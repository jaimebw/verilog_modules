==> flow/design.v <==
module UartTxPidBuffer( 
    input  wire        clk,
    input  wire        rst,
    input  wire [31:0] tx_float,      
    input  wire        tx_valid,      
    input  wire        tx_busy,       
    input  wire        test,          
    output reg  [7:0]  tx_data,       
    output reg         tx_start       
);
    localparam START_DEL   = 8'hAA;
    localparam END_DEL     = 8'h55;
    localparam TEST_PID    = 8'h42;
    localparam DATA_PID    = 8'h69;
    localparam [1:0]
        S_IDLE     = 2'd0,
        S_LOAD     = 2'd1,
        S_WAITBUSY = 2'd2,
        S_WAITFREE = 2'd3;
    reg [1:0]  state;
    reg [2:0]  byte_index;
    reg [31:0] buffer;
    reg        pending_valid;
    always @(posedge clk or posedge rst) begin
        if (rst) begin
            state         <= S_IDLE;
            tx_data       <= 8'h00;
            tx_start      <= 1'b0;
            byte_index    <= 3'd0;
            buffer        <= 32'h0;
            pending_valid <= 1'b0;
        end else begin
            tx_start <= 1'b0;
            if (tx_valid && state == S_IDLE && tx_busy)
                pending_valid <= 1'b1;
            case (state)
                S_IDLE: begin
                    if ((tx_valid && !tx_busy) || (pending_valid && !tx_busy)) begin
                        buffer        <= tx_float;
                        byte_index    <= 3'd0;
                        state         <= S_LOAD;
                        pending_valid <= 1'b0;  
                    end
                end
                S_LOAD: begin
                    case (byte_index)
                        3'd0: tx_data <= START_DEL;
                        3'd1: tx_data <= test ? TEST_PID : DATA_PID;
                        3'd2: tx_data <= buffer[7:0];
                        3'd3: tx_data <= buffer[15:8];
                        3'd4: tx_data <= buffer[23:16];
                        3'd5: tx_data <= buffer[31:24];
                        3'd6: tx_data <= END_DEL;
                        default: tx_data <= 8'h00;
                    endcase
                    tx_start <= 1'b1;
                    state    <= S_WAITBUSY;
                end
                S_WAITBUSY: begin
                    if (tx_busy) begin
                        tx_start <= 1'b0;  
                        state    <= S_WAITFREE;
                    end
                end
                S_WAITFREE: begin
                    if (!tx_busy) begin
                        if (byte_index == 3'd6)
                            state <= S_IDLE;
                        else begin
                            byte_index <= byte_index + 1;
                            state      <= S_LOAD;
                        end
                    end
                end
                default: state <= S_IDLE;
            endcase
        end
    end
endmodule
# == From RTL to reports: UartTxPidBuffer ==
# The steps from the RTL of UartTxPidBuffer to its reports follow in flow order.
# Lines are those of the file above, counted from 1.
# Library cell names are shortened.
# A cell with - has no value.
# inputs
top_module,UartTxPidBuffer
clk_port,clk
lib,sky130hd
pvt_corner,tt_025C_1v80

# == After elaboration ==
# Source: Yosys, flattened and elaborated, memories not mapped. Widths are those after wreduce. Registers that Yosys merges into a memory's read port (data or address) are not register bits. Print and check cells do not count. Equal cells are merged and count once.
# word_totals
regBits,47
input_bits,37
out_inout_bits,9
elab_cells,48
# classes
n_addsub,1
n_eq,13
muxes,15
n_reduce_logical,13
# ops
op,n
parallel mux 8 bit (select 7 bit),1
equality test 3 bit with constant B,3
two-way mux 3 bit,3
inequality test 2 bit with constant B,4
AND reduction 4 bit,2
parallel mux 2 bit (select 4 bit),1
equality test 3 x 2 -> 1 bit with constant B,2
parallel mux 3 bit (select 2 bit),1
two-way mux 6 bit,1
two-way mux 2 bit,3
two-way mux 1 bit,5
logical AND 1 bit,4
equality test 2 bit with constant B,2
nonzero test 4 bit,1
adder 3 x 1 -> 3 bit with constant B,1
equality test 3 x 1 -> 1 bit with constant B,1
logical NOT 3 bit,1
equality test 2 x 1 -> 1 bit with constant B,1
logical NOT 2 bit,1
AND reduction 2 bit,1
nonzero test 2 bit,1
logical OR 1 bit,1
logical NOT 1 bit,1

# == Depth ==
# Depth = most cells in a row (Yosys ltp): at word level without a register or memory, in the mapped netlist without a sequential cell, where the memories' decode and read muxes count.
# depth
ltp_word,6
abc_area,0
ltp_mapped,7
ltp_nobuf,6

# == After synthesis ==
# Yosys stat after the flow's synthesis: flattened, memories mapped to cells. It holds for the ABC_AREA given above (unset counts as 0); a run with the other value may have another netlist.
# mapped
stdcells,174
area_um2,2245.9
sequential_area_um2,1227.4
ffs,49
buf_cells,10
# by_type
cell,n,area_total_um2
dfrtp_1,48,1.2E+03
mux2_2,30,337.824
ha_1,5,62.56
buf_6,5,56.304
inv_1,14,52.55
o22ai_1,8,50.048
a221oi_1,5,43.792
a21oi_1,8,40.038
nand2b_1,5,31.28
o41ai_4,1,27.526
dfstp_2,1,26.275
mux2_1,2,22.522
o21a_1,3,22.522
a22o_2,2,20.019
buf_2,4,20.019
mux2i_1,2,20.019
nand2_1,5,18.768
nor2_1,5,18.768
# Other cell types: 16; their cells: 21.

# == Timing after synthesis ==
# Source: OpenSTA report_checks on the synthesized netlist (no wires, ideal clock, input and output delay 20% of the period each), path of least setup slack; recovery checks are left aside. Register names are those of the netlist, which keeps one name where synthesis merged equal registers.
# synth_path
kind,reg-to-reg
from,register byte_index[0]
to,register tx_data[0]
clock_period_ns,2.0
setup_time_ns,0.135
t_first_pin_ns,0.000
arrival_ns,1.551
t_required_ns,1.865
setup_slack_ns,0.314
delay_ns,1.686
path_stages,7
path_buffers,1
synth_period_reached_ns,1.686
# "delay_ns" is the arrival time less input delay plus setup time.
# "path_stages" counts driving pins, that of a launching flip-flop among them; a cell with two outputs on the path counts twice.
# "synth_period_reached_ns" = period - worst setup slack (recovery checks aside). The figure is calculated, with input and output delays left at 20% of the set period.
# Between the ends stands the longest chain of elaborated cells between them, by number of cells; it is not shown to be the way that was timed. Of several equally long chains one is given.
# A line is the first line of the expression or statement that the cell stems from. Yosys adds cells for indexed reads and writes and turns some case tables into memories.
# A register here has more assigning lines than the two given.
# synth_via
cell_sequence,dfrtp_1 > ha_1 > ha_1 > buf_6 > o41ai_4 > a31o_2 > o22ai_1
elab_chain_cells,2
cone_cells,8
cone_classes,eq/ne: 6; mux: 1; reduce/logical: 1
# synth_lines
item,line_no,text
"start, declared",21,reg [2:0]  byte_index;
"start, assigned",29,byte_index    <= 3'd0;
"start, assigned",70,byte_index <= byte_index + 1;
equality test 3 bit,46,case (byte_index)
parallel mux 8 bit (select 7 bit),46,
"end, assigned",48,3'd1: tx_data <= test ? TEST_PID : DATA_PID;
"end, assigned",49,3'd2: tx_data <= buffer[7:0];
"end, declared",8,"output reg  [7:0]  tx_data,"

# == Timing after layout ==
# From the final timing report of job 1: the path of least setup slack in the routed layout; clock arrival at registers is part of the times.
# layout_path
kind,reg-to-reg
from,register byte_index[1]
to,register tx_data[6]
clock_period_ns,1.74
setup_time_ns,0.11
t_first_pin_ns,0.30
arrival_ns,1.88
t_required_ns,1.93
setup_slack_ns,0.05
path_stages,7
path_buffers,2
# Between the ends stands the longest chain of elaborated cells between them, by number of cells; it is not shown to be the way that was timed. Of several equally long chains one is given.
# A register here has more assigning lines than the two given.
# layout_via
cell_sequence,dfrtp_1 > inv_2 > ha_4 > buf_6 > o41ai_4 > buf_4 > o22ai_1
elab_chain_cells,2
cone_cells,8
cone_classes,eq/ne: 6; mux: 1; reduce/logical: 1
# layout_lines
item,line_no,text
"start, declared",21,reg [2:0]  byte_index;
"start, assigned",29,byte_index    <= 3'd0;
"start, assigned",70,byte_index <= byte_index + 1;
equality test 3 bit,46,case (byte_index)
parallel mux 8 bit (select 7 bit),46,
"end, assigned",48,3'd1: tx_data <= test ? TEST_PID : DATA_PID;
"end, assigned",49,3'd2: tx_data <= buffer[7:0];
"end, declared",8,"output reg  [7:0]  tx_data,"

Subject: flow runs of UartTxPidBuffer

Hi,

Flow measurements of UartTxPidBuffer on sky130hd: 2 stored runs with different settings, listed in no order. Input and output delays are each 20% of the period that was set; the output load is 0.01 pF.
"clock_period_reached_ns" is the run's clock period less its worst setup slack. It is reckoned from that one timing run; input and output delays stay at 20% of the period that was set.
"worst_setup_path_time_ns" is the time allowed to the run's worst setup path (the clock period less input and output delay, where it has them) less its slack. Clock arrival times count: a late capture clock shortens it, a late launch clock lengthens it.
"fin_power_mw" rests on the timing tool's default activity at the inputs, not on a simulated workload.

Job 1, flow files:
==> flow/run.sh <==
#!/bin/bash
# the make line also repeats the synthesis and layout settings of config.mk as NAME=value (left out here)
make -C /OpenROAD-flow-scripts/flow DESIGN_CONFIG=/design/flow/config.mk WORK_HOME=/design/flow/orfs CLKGATE_MAP_FILE= finish
==> flow/config.mk <==
export PLATFORM = sky130hd
export DESIGN_NAME = UartTxPidBuffer
export DESIGN_NICKNAME = UartTxPidBuffer
export VERILOG_FILES = /design/flow/design.v
export SDC_FILE = /design/flow/constraint.sdc
export NUM_CORES = 4
export LEC_CHECK = 0
export CAP_MARGIN = 20
export CORE_MARGIN = 2
export CORE_UTILIZATION = 40
export SLEW_MARGIN = 20
==> flow/constraint.sdc <==
create_clock -name core_clock -period 1.74 [get_ports {clk}]
set_input_delay 0.3480 -clock core_clock [delete_from_list [all_inputs] [get_ports {clk}]]
set_output_delay 0.3480 -clock core_clock [all_outputs]
set_load 0.01 [all_outputs]

==> results of job 1, as CSV <==
result,value
worst_setup_path_time_ns,1.69
critical_path_type,"reg-to-reg"
yosys_chip_area_um2,2245.9
finalUtil_frac,0.561
fin_power_mw,4.011
timing.setup.tns_ns,0.000
worstSetupSlack_ns,0.051
die_um2,6229.9
clock_period_reached_ns,1.689

Job 2, flow files:
==> flow/run.sh <==
#!/bin/bash
# the make line also repeats the synthesis and layout settings of config.mk as NAME=value (left out here)
make -C /OpenROAD-flow-scripts/flow DESIGN_CONFIG=/design/flow/config.mk WORK_HOME=/design/flow/orfs CLKGATE_MAP_FILE= finish
==> flow/config.mk <==
export PLATFORM = sky130hd
export DESIGN_NAME = UartTxPidBuffer
export DESIGN_NICKNAME = UartTxPidBuffer
export VERILOG_FILES = /design/flow/design.v
export SDC_FILE = /design/flow/constraint.sdc
export NUM_CORES = 4
export LEC_CHECK = 0
export CAP_MARGIN = 20
export CELL_PAD_IN_SITES_DETAIL_PLACEMENT = 0
export CORE_MARGIN = 5
export CORE_UTILIZATION = 41
export CTS_CLUSTER_DIAMETER = 226
export CTS_CLUSTER_SIZE = 43
export GPL_ROUTABILITY_DRIVEN = 0
export MIN_ROUTING_LAYER = met2
export PLACE_DENSITY_LB_ADDON = 0.14
export SETUP_SLACK_MARGIN = 0.1
export SLEW_MARGIN = 20
==> flow/constraint.sdc <==
create_clock -name core_clock -period 1.87 [get_ports {clk}]
set_input_delay 0.3740 -clock core_clock [delete_from_list [all_inputs] [get_ports {clk}]]
set_output_delay 0.3740 -clock core_clock [all_outputs]
set_load 0.01 [all_outputs]

==> results of job 2, as CSV <==
result,value
worst_setup_path_time_ns,1.75
critical_path_type,"reg-to-reg"
yosys_chip_area_um2,2245.9
finalUtil_frac,0.543
fin_power_mw,3.564
timing.setup.tns_ns,0.000
worstSetupSlack_ns,0.124
die_um2,7057.7
clock_period_reached_ns,1.746

Regards
