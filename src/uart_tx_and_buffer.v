==> flow/design.v <==
module UartRx#(
    parameter CLK_FREQ = 50_000_000,
    parameter BAUD_RATE = 9600,
    parameter FRAME_BITS = 8
)(
    input wire clk,
    input wire rst,
    input wire rx,
    output reg [FRAME_BITS-1:0] rx_data,
    output reg rx_done,
    output reg rx_busy
);
localparam CLKS_PER_BIT = CLK_FREQ / BAUD_RATE;
localparam MID_BIT = CLKS_PER_BIT / 2;
localparam BIT_INDEX_WIDTH = 4;
reg [15:0] clk_count;
reg [BIT_INDEX_WIDTH-1:0] bit_index;
reg [FRAME_BITS-1:0] shift_reg;
reg [1:0] state;
localparam IDLE  = 2'd0,
           START = 2'd1,
           READ  = 2'd2,
           DONE  = 2'd3;
always @(posedge clk or posedge rst) begin
    if (rst) begin
        rx_data <= 0;
        rx_done <= 0;
        rx_busy <= 0;
        clk_count <= 0;
        bit_index <= 0;
        shift_reg <= 0;
        state <= IDLE;
    end else begin
        case (state)
            IDLE: begin
                rx_done <= 0;
                rx_busy <= 0;
                clk_count <= 0;
                bit_index <= 0;
                if (rx == 0) begin
                    state <= START;
                    rx_busy <= 1;
                end
            end
            START: begin
                if (clk_count == MID_BIT) begin
                    if (rx == 0) begin
                        clk_count <= 0;
                        bit_index <= 0;
                        state <= READ;
                    end else begin
                        state <= IDLE;
                    end
                end else begin
                    clk_count <= clk_count + 1;
                end
            end
            READ: begin
                if (clk_count < CLKS_PER_BIT - 1) begin
                    clk_count <= clk_count + 1;
                end else begin
                    clk_count <= 0;
                    shift_reg[bit_index] <= rx;
                    if (bit_index == FRAME_BITS - 1) begin
                        state <= DONE;
                    end else begin
                        bit_index <= bit_index + 1;
                    end
                end
            end
            DONE: begin
                rx_data <= shift_reg;
                rx_done <= 1;
                rx_busy <= 0;
                state <= IDLE;
            end
        endcase
    end
end
endmodule
module UartRxPidBuffer(
    input  wire        clk,
    input  wire        rst,
    input  wire        rx_done,
    input  wire [7:0]  rx_byte,
    output reg  [31:0] a1,
    output reg  [31:0] a2,
    output reg         ready,
    output reg         test
);
    localparam TEST_PID    = 8'h69;
    localparam START_FRAME = 8'hAA;
    localparam END_FRAME   = 8'h55;
    localparam IDLE      = 2'd0;
    localparam GOT_START = 2'd1;    
    localparam GOT_PID   = 2'd2;    
    localparam GOT_VAL   = 2'd3;    
    reg [1:0] state;
    reg [7:0] pid_byte;
    reg [7:0] value_byte;
    reg [7:0] a1_bytes [3:0];
    reg [7:0] a2_bytes [3:0];
    reg [3:0] a1_written;
    reg [3:0] a2_written;
    reg set_ready;
    reg set_ready_ff;
    always @(posedge clk or posedge rst) begin
        if (rst) begin
            state        <= IDLE;
            pid_byte     <= 8'h00;
            value_byte   <= 8'h00;
            a1_bytes[0]  <= 8'h00; a1_bytes[1] <= 8'h00;
            a1_bytes[2]  <= 8'h00; a1_bytes[3] <= 8'h00;
            a2_bytes[0]  <= 8'h00; a2_bytes[1] <= 8'h00;
            a2_bytes[2]  <= 8'h00; a2_bytes[3] <= 8'h00;
            a1_written   <= 4'b0;
            a2_written   <= 4'b0;
            set_ready    <= 1'b0;
        end else begin
            set_ready <= 1'b0;                       
            if (rx_done) begin
                case (state)
                    IDLE:       if (rx_byte == START_FRAME)
                                     state <= GOT_START;
                    GOT_START:  begin
                                    pid_byte <= rx_byte;  
                                    state    <= GOT_PID;
                                 end
                    GOT_PID:    begin
                                    value_byte <= rx_byte;  
                                    state      <= GOT_VAL;
                                 end
                    GOT_VAL:    begin
                                    if (rx_byte == END_FRAME) begin
                                        reg [3:0] a1_written_n;
                                        reg [3:0] a2_written_n;
                                        a1_written_n = a1_written;
                                        a2_written_n = a2_written;
                                        case (pid_byte)
                                            8'h10: begin a1_bytes[3] <= value_byte; a1_written_n[3] = 1'b1; end
                                            8'h11: begin a1_bytes[2] <= value_byte; a1_written_n[2] = 1'b1; end
                                            8'h12: begin a1_bytes[1] <= value_byte; a1_written_n[1] = 1'b1; end
                                            8'h13: begin a1_bytes[0] <= value_byte; a1_written_n[0] = 1'b1; end
                                            8'h20: begin a2_bytes[3] <= value_byte; a2_written_n[3] = 1'b1; end
                                            8'h21: begin a2_bytes[2] <= value_byte; a2_written_n[2] = 1'b1; end
                                            8'h22: begin a2_bytes[1] <= value_byte; a2_written_n[1] = 1'b1; end
                                            8'h23: begin a2_bytes[0] <= value_byte; a2_written_n[0] = 1'b1; end
                                            TEST_PID: begin
                                                a1_bytes[0] <= value_byte;
                                                a2_bytes[0] <= value_byte;
                                                set_ready   <= 1'b1;
                                                a1_written_n = 4'b0;
                                                a2_written_n = 4'b0;
                                            end
                                            default: ;  
                                        endcase
                                        a1_written <= a1_written_n;
                                        a2_written <= a2_written_n;
                                        if (pid_byte != TEST_PID &&
                                            &a1_written_n && &a2_written_n) begin
                                            set_ready  <= 1'b1;
                                            a1_written <= 4'b0;
                                            a2_written <= 4'b0;
                                        end
                                    end
                                    state <= IDLE;
                                 end
                    default:     state <= IDLE;
                endcase
            end
        end
    end
    always @(posedge clk or posedge rst) begin
        if (rst) begin
            a1 <= 32'h0;  a2 <= 32'h0;
            ready <= 1'b0; test <= 1'b0;
            set_ready_ff <= 1'b0;
        end else begin
            set_ready_ff <= set_ready;               
            if (set_ready_ff) begin
                a1    <= {a1_bytes[3], a1_bytes[2], a1_bytes[1], a1_bytes[0]};
                a2    <= {a2_bytes[3], a2_bytes[2], a2_bytes[1], a2_bytes[0]};
                ready <= 1'b1;
            end else begin
                ready <= 1'b0;
            end
            test <= (pid_byte == TEST_PID);
        end
    end
endmodule
module UartTxAndPidBuffer(
    input wire clk,
    input wire rst,
    input wire rx,
    output wire [31:0] a1,
    output wire [31:0] a2,
    output wire test
);
    wire [7:0]  rx_data;
    wire        rx_done;
    wire        rx_busy;
    UartRx #(
        .CLK_FREQ(50_000_000),
        .BAUD_RATE(9600),
        .FRAME_BITS(8)
    ) uart_rx_inst (
        .clk(clk),
        .rst(rst),
        .rx(rx),
        .rx_data(rx_data),
        .rx_done(rx_done),
        .rx_busy(rx_busy)
    );
    UartRxPidBuffer rx_pid_buffer (
        .clk(clk),
        .rst(rst),
        .rx_done(rx_done),
        .rx_byte(rx_data),
        .a1(a1),
        .a2(a2),
        .ready(ready),
        .test(test)
    );
endmodule
# ---- Reports on UartTxAndPidBuffer
# Tool output for the design above, in the order of the flow.
# Line numbers count from 1 in the design file above.
# Operators carry their Yosys type and port widths (W data, S select, Z words).
# Cell names lack the library's common part.
# The mark -- stands for no value.
dict set report setup {
  top_module {UartTxAndPidBuffer}
  clock {clk}
  library {sky130hd}
  pvt_corner {tt_025C_1v80}
}

# ---- Word-level counts
# Yosys after proc, flatten, opt, wreduce and memory -nomap, before mapping. Print and check cells are not counted. Equal cells are merged and count once.
dict set report op_classes {
  cmp 1
  muxes 59
  n_logic 4
  addsub 3
  n_shift 2
  reduce_and_logical 29
  equal 28
}
# cell count
set op_table {}
lappend op_table {{$pmux W16 S3} 1}
lappend op_table {{$mux W16} 3}
lappend op_table {{$reduce_and A4 Y1} 10}
lappend op_table {{$eq A8 B5 Y1 const B} 4}
lappend op_table {{$eq A8 B6 Y1 const B} 4}
lappend op_table {{$mux W1} 29}
lappend op_table {{$mux W4} 6}
lappend op_table {{$pmux W1 S2} 9}
lappend op_table {{$add A16 B1 Y16 const B} 1}
lappend op_table {{$eq A16 B12 Y1 const B} 1}
lappend op_table {{$lt A16 B13 Y1 const B} 1}
lappend op_table {{$eq A8 B7 Y1 const B} 2}
lappend op_table {{$pmux W2 S4} 2}
lappend op_table {{$mux W8} 2}
lappend op_table {{$pmux W4 S3} 1}
lappend op_table {{$mux W2} 6}
lappend op_table {{$reduce_and A5 Y1} 2}
lappend op_table {{$shift A1 B5 Y8} 1}
lappend op_table {{$shift A1 B5 Y8 const A} 1}
lappend op_table {{$eq A2 B2 Y1 const B} 4}
lappend op_table {{$ne A2 B2 Y1 const B} 4}
lappend op_table {{$reduce_and A2 Y1} 4}
lappend op_table {{$reduce_bool A4 Y1} 2}
lappend op_table {{$ne A8 B7 Y1 const B} 1}
lappend op_table {{$eq A8 B8 Y1 const B} 1}
lappend op_table {{$and A8 B8 Y8} 1}
lappend op_table {{$or A8 B8 Y8} 1}
lappend op_table {{$not A8 Y8} 1}
# Other operator kinds: 14; their cells: 21.
dict set report bits {
  reg_bits 196
  output_inout_bits 65
  word_cells 150
  in_bits 3
}

# ---- Logic depth
# Depth = most cells in a row (Yosys ltp): at word level without a register or memory, in the mapped netlist without a sequential cell, where the memories' decode and read muxes count.
dict set report depth {
  word_depth 12
  ABC_AREA 0
  depth_mapped 9
  depth_no_buf 8
}

# ---- Synthesis result
# Source: synth_stat.txt of the flow (Yosys; design flattened, memories mapped). It holds for the ABC_AREA given above (unset counts as 0); a run with the other value may have another netlist.
# Totals and module areas in this step are rounded.
# cell count area_total_um2
set by_type {}
lappend by_type {dfrtp_1 198 4.95E+03}
lappend by_type {mux2_2 138 1553.99}
lappend by_type {mux2_1 17 191.434}
lappend by_type {o21ai_0 24 120.115}
lappend by_type {nand2_1 31 116.362}
lappend by_type {ha_1 7 87.584}
lappend by_type {nor2_1 20 75.072}
lappend by_type {o31ai_2 6 75.072}
lappend by_type {nand4_1 11 68.816}
lappend by_type {inv_1 18 67.565}
lappend by_type {nor2_4 6 67.565}
lappend by_type {a21oi_1 11 55.053}
lappend by_type {clkbuf_1 14 52.55}
lappend by_type {dfstp_2 2 52.55}
lappend by_type {xor2_1 6 52.55}
lappend by_type {nand3_1 10 50.048}
lappend by_type {nor4b_4 2 47.546}
lappend by_type {a21o_1 6 45.043}
# Other cell types: 38; their cells: 87.
dict set report synth_totals {
  seqArea_um2 5010
  cells 614
  ffs 200
  area_um2 8430
  buffers 21
}
# The figures by module come from a second, unflattened synthesis with its own total; it is not the netlist above.
dict set report unflattened {
  hier_cells 619
  area_unflattened_um2 8450
}
# Each row is one instance without its submodules.
# mod mod_area_um2 n_cells n_inst mod_seq_area_um2
set modules {}
lappend modules {UartRxPidBuffer 6220 395 1 4010}
lappend modules {UartRx 2230 224 1 1050}
lappend modules {UartTxAndPidBuffer 0.0 0 1 0.0}

# ---- Worst setup path after synthesis
# Source: OpenSTA report_checks on the synthesized netlist (no wires, ideal clock, input and output delay 20% of the period each), path of least setup slack; recovery checks are left aside. Register names are those of the netlist, which keeps one name where synthesis merged equal registers.
dict set report synth_timing {
  path_type {reg2reg}
  from {register uart_rx_inst.clk_count[0]}
  to {register uart_rx_inst.bit_index[2]}
  setup_ps 124
  arrival_time_ps 1809
  t_first_pin_ps 0
  path_stages 9
  clock_period_ps 2030
  t_required_ps 1906
  path_slack_ps 98
  n_path_buf 0
  delay_ps 1933
  synth_period_reached_ps 1932
}
# "delay_ps" is the arrival time less input delay plus setup time.
# "path_stages" counts driving pins, that of a launching flip-flop among them; a cell with two outputs on the path counts twice.
# "synth_period_reached_ps" is the clock period less the worst setup slack; recovery checks do not enter. This is arithmetic on one report: input and output delays are still those of the set period (20% each).
# Between the ends stands the longest chain of elaborated cells between them, by number of cells; it is not shown to be the way that was timed. Of several equally long chains one is given.
# Each line given opens the expression or statement behind the cell; cells for indexed reads and writes are added by Yosys, which also makes memories of some case tables.
# At most two assigning lines are given for a register; there are more.
dict set report synth_via {
  path_cell_list {dfrtp_1 > inv_1 > ha_1 > nor4bb_1 > nand4_1 > o21ai_1 > nand2_1 > a21o_1 > a211o_1}
  elab_chain_cells 3
  cone_cells 8
  cone_lines 3
  classes_between {compare (1); eq/ne (3); mux (3); reduce/logical (1)}
}
# element line_no
set synth_rtl {}
lappend synth_rtl {{start, declared} 16} ;# reg [15:0] clk_count;
lappend synth_rtl {{start, assigned} 55} ;# clk_count <= clk_count + 1;
lappend synth_rtl {{start, assigned} 60} ;# clk_count <= clk_count + 1;
lappend synth_rtl {{$lt A16 B13 Y1} 59} ;# if (clk_count < CLKS_PER_BIT - 1) begin
lappend synth_rtl {{$mux W4} 59}
lappend synth_rtl {{$pmux W4 S3} 34} ;# case (state)
lappend synth_rtl {{end, assigned} 30} ;# bit_index <= 0;
lappend synth_rtl {{end, assigned} 67} ;# bit_index <= bit_index + 1;
lappend synth_rtl {{end, declared} 17} ;# reg [BIT_INDEX_WIDTH-1:0] bit_index;

# ---- Worst path after layout
# Path of least setup slack in the final report of flow run A (OpenROAD, finished layout, wires in). Where an end is a register, its clock arrival counts in the times.
# The path's times are printed in steps of 10 ps; the period is the one set.
dict set report layout_timing {
  path_type {reg2reg}
  from {register rx_pid_buffer.pid_byte[0]}
  to {register rx_pid_buffer.set_ready}
  setup_ps 100
  path_slack_ps 860
  t_first_pin_ps 420
  path_stages 7
  n_path_buf 0
  arrival_time_ps 2850
  t_required_ps 3710
  clock_period_ps 3400
}
# Between the ends stands the longest chain of elaborated cells between them, by number of cells; it is not shown to be the way that was timed. Of several equally long chains one is given.
# At most two assigning lines are given for a register; there are more.
dict set report layout_via {
  path_cell_list {dfrtp_1 > nor2b_1 > nand4b_1 > a22oi_1 > nor4_1 > and3_1 > o21a_1}
  elab_chain_cells 12
  cone_cells 51
  classes_between {eq/ne (10); mux (37); reduce/logical (4)}
}
# element line_no
set layout_rtl {}
lappend layout_rtl {{start, declared} 99} ;# reg [7:0] pid_byte;
lappend layout_rtl {{start, assigned} 110} ;# pid_byte     <= 8'h00;
lappend layout_rtl {{start, assigned} 126} ;# pid_byte <= rx_byte;
lappend layout_rtl {{$eq A8 B7 Y1} 139} ;# case (pid_byte)
lappend layout_rtl {{$pmux W1 S2} 139}
lappend layout_rtl {{$mux W1} 134} ;# if (rx_byte == END_FRAME) begin
lappend layout_rtl {{$mux W1} 122} ;# case (state)
lappend layout_rtl {{$mux W1} 121} ;# if (rx_done) begin
lappend layout_rtl {{$reduce_and A4 Y1} 160} ;# &a1_written_n && &a2_written_n) begin
lappend layout_rtl {{$logic_and A1 B1 Y1 x2} 159} ;# if (pid_byte != TEST_PID &&
lappend layout_rtl {{$mux W1} 159}
lappend layout_rtl {{$mux W1} 134}
lappend layout_rtl {{$mux W1} 122}
lappend layout_rtl {{$mux W1} 121}
lappend layout_rtl {{end, assigned} 118} ;# set_ready    <= 1'b0;
lappend layout_rtl {{end, assigned} 120} ;# set_ready <= 1'b0;
lappend layout_rtl {{end, declared} 105} ;# reg set_ready;

# Stored flow runs of UartTxAndPidBuffer (2 of them; Yosys, OpenROAD, sky130hd). They differ in their settings and are not a sequence. Constraints: input delay and output delay 20% of the set period each, output load 0.01 pF.
# By "period_reached_ps" is meant the clock period of the run minus its worst setup slack. This is arithmetic on one report: input and output delays are still those of the set period (20% each).
# "worst_path_ps" = time allowed to the worst setup path (clock period - input delay - output delay, where it has them) - its slack; a late launch clock adds to it, a late capture clock takes from it.
# "final_power_mw" rests on the timing tool's default activity at the inputs, not on a simulated workload.
# "worst_path_ps" is given in steps of 10 ps.
# Values from the reports are rounded here.
run="flow run A" settings period_ns=3.4 CORE_UTILIZATION=37 SETUP_SLACK_MARGIN=0.48 PLACE_DENSITY=0.56 CORE_ASPECT_RATIO=1.02 CELL_PAD_IN_SITES_GLOBAL_PLACEMENT=1 GPL_TIMING_DRIVEN=1 CTS_CLUSTER_SIZE=36 CAP_MARGIN=15 CORE_MARGIN=2 SLEW_MARGIN=20
run="flow run A" results synth_area_um2=8430 die_area_um2=24000 layout_stdcell_area_um2=10100 finalUtil_pct=45.1 setup_ws_ps=862 setup_tns_ps=0 worst_hold_slack_ps=350 final_power_mw=4.48 period_reached_ps=2538 worst_path_ps=2540 critical_path_type="reg2reg"
run="flow run B" settings period_ns=2.06 CORE_UTILIZATION=67 SETUP_SLACK_MARGIN=-0.06 PLACE_DENSITY=0.56 CORE_MARGIN=9 CELL_PAD_IN_SITES_GLOBAL_PLACEMENT=1 SLEW_MARGIN=25 CAP_MARGIN=20
run="flow run B" results synth_area_um2=8430 die_area_um2=16900 layout_stdcell_area_um2=10300 finalUtil_pct=84.9 setup_ws_ps=-73 setup_tns_ps=-130 worst_hold_slack_ps=359 final_power_mw=7.37 period_reached_ps=2133 worst_path_ps=2130 critical_path_type="reg2reg"
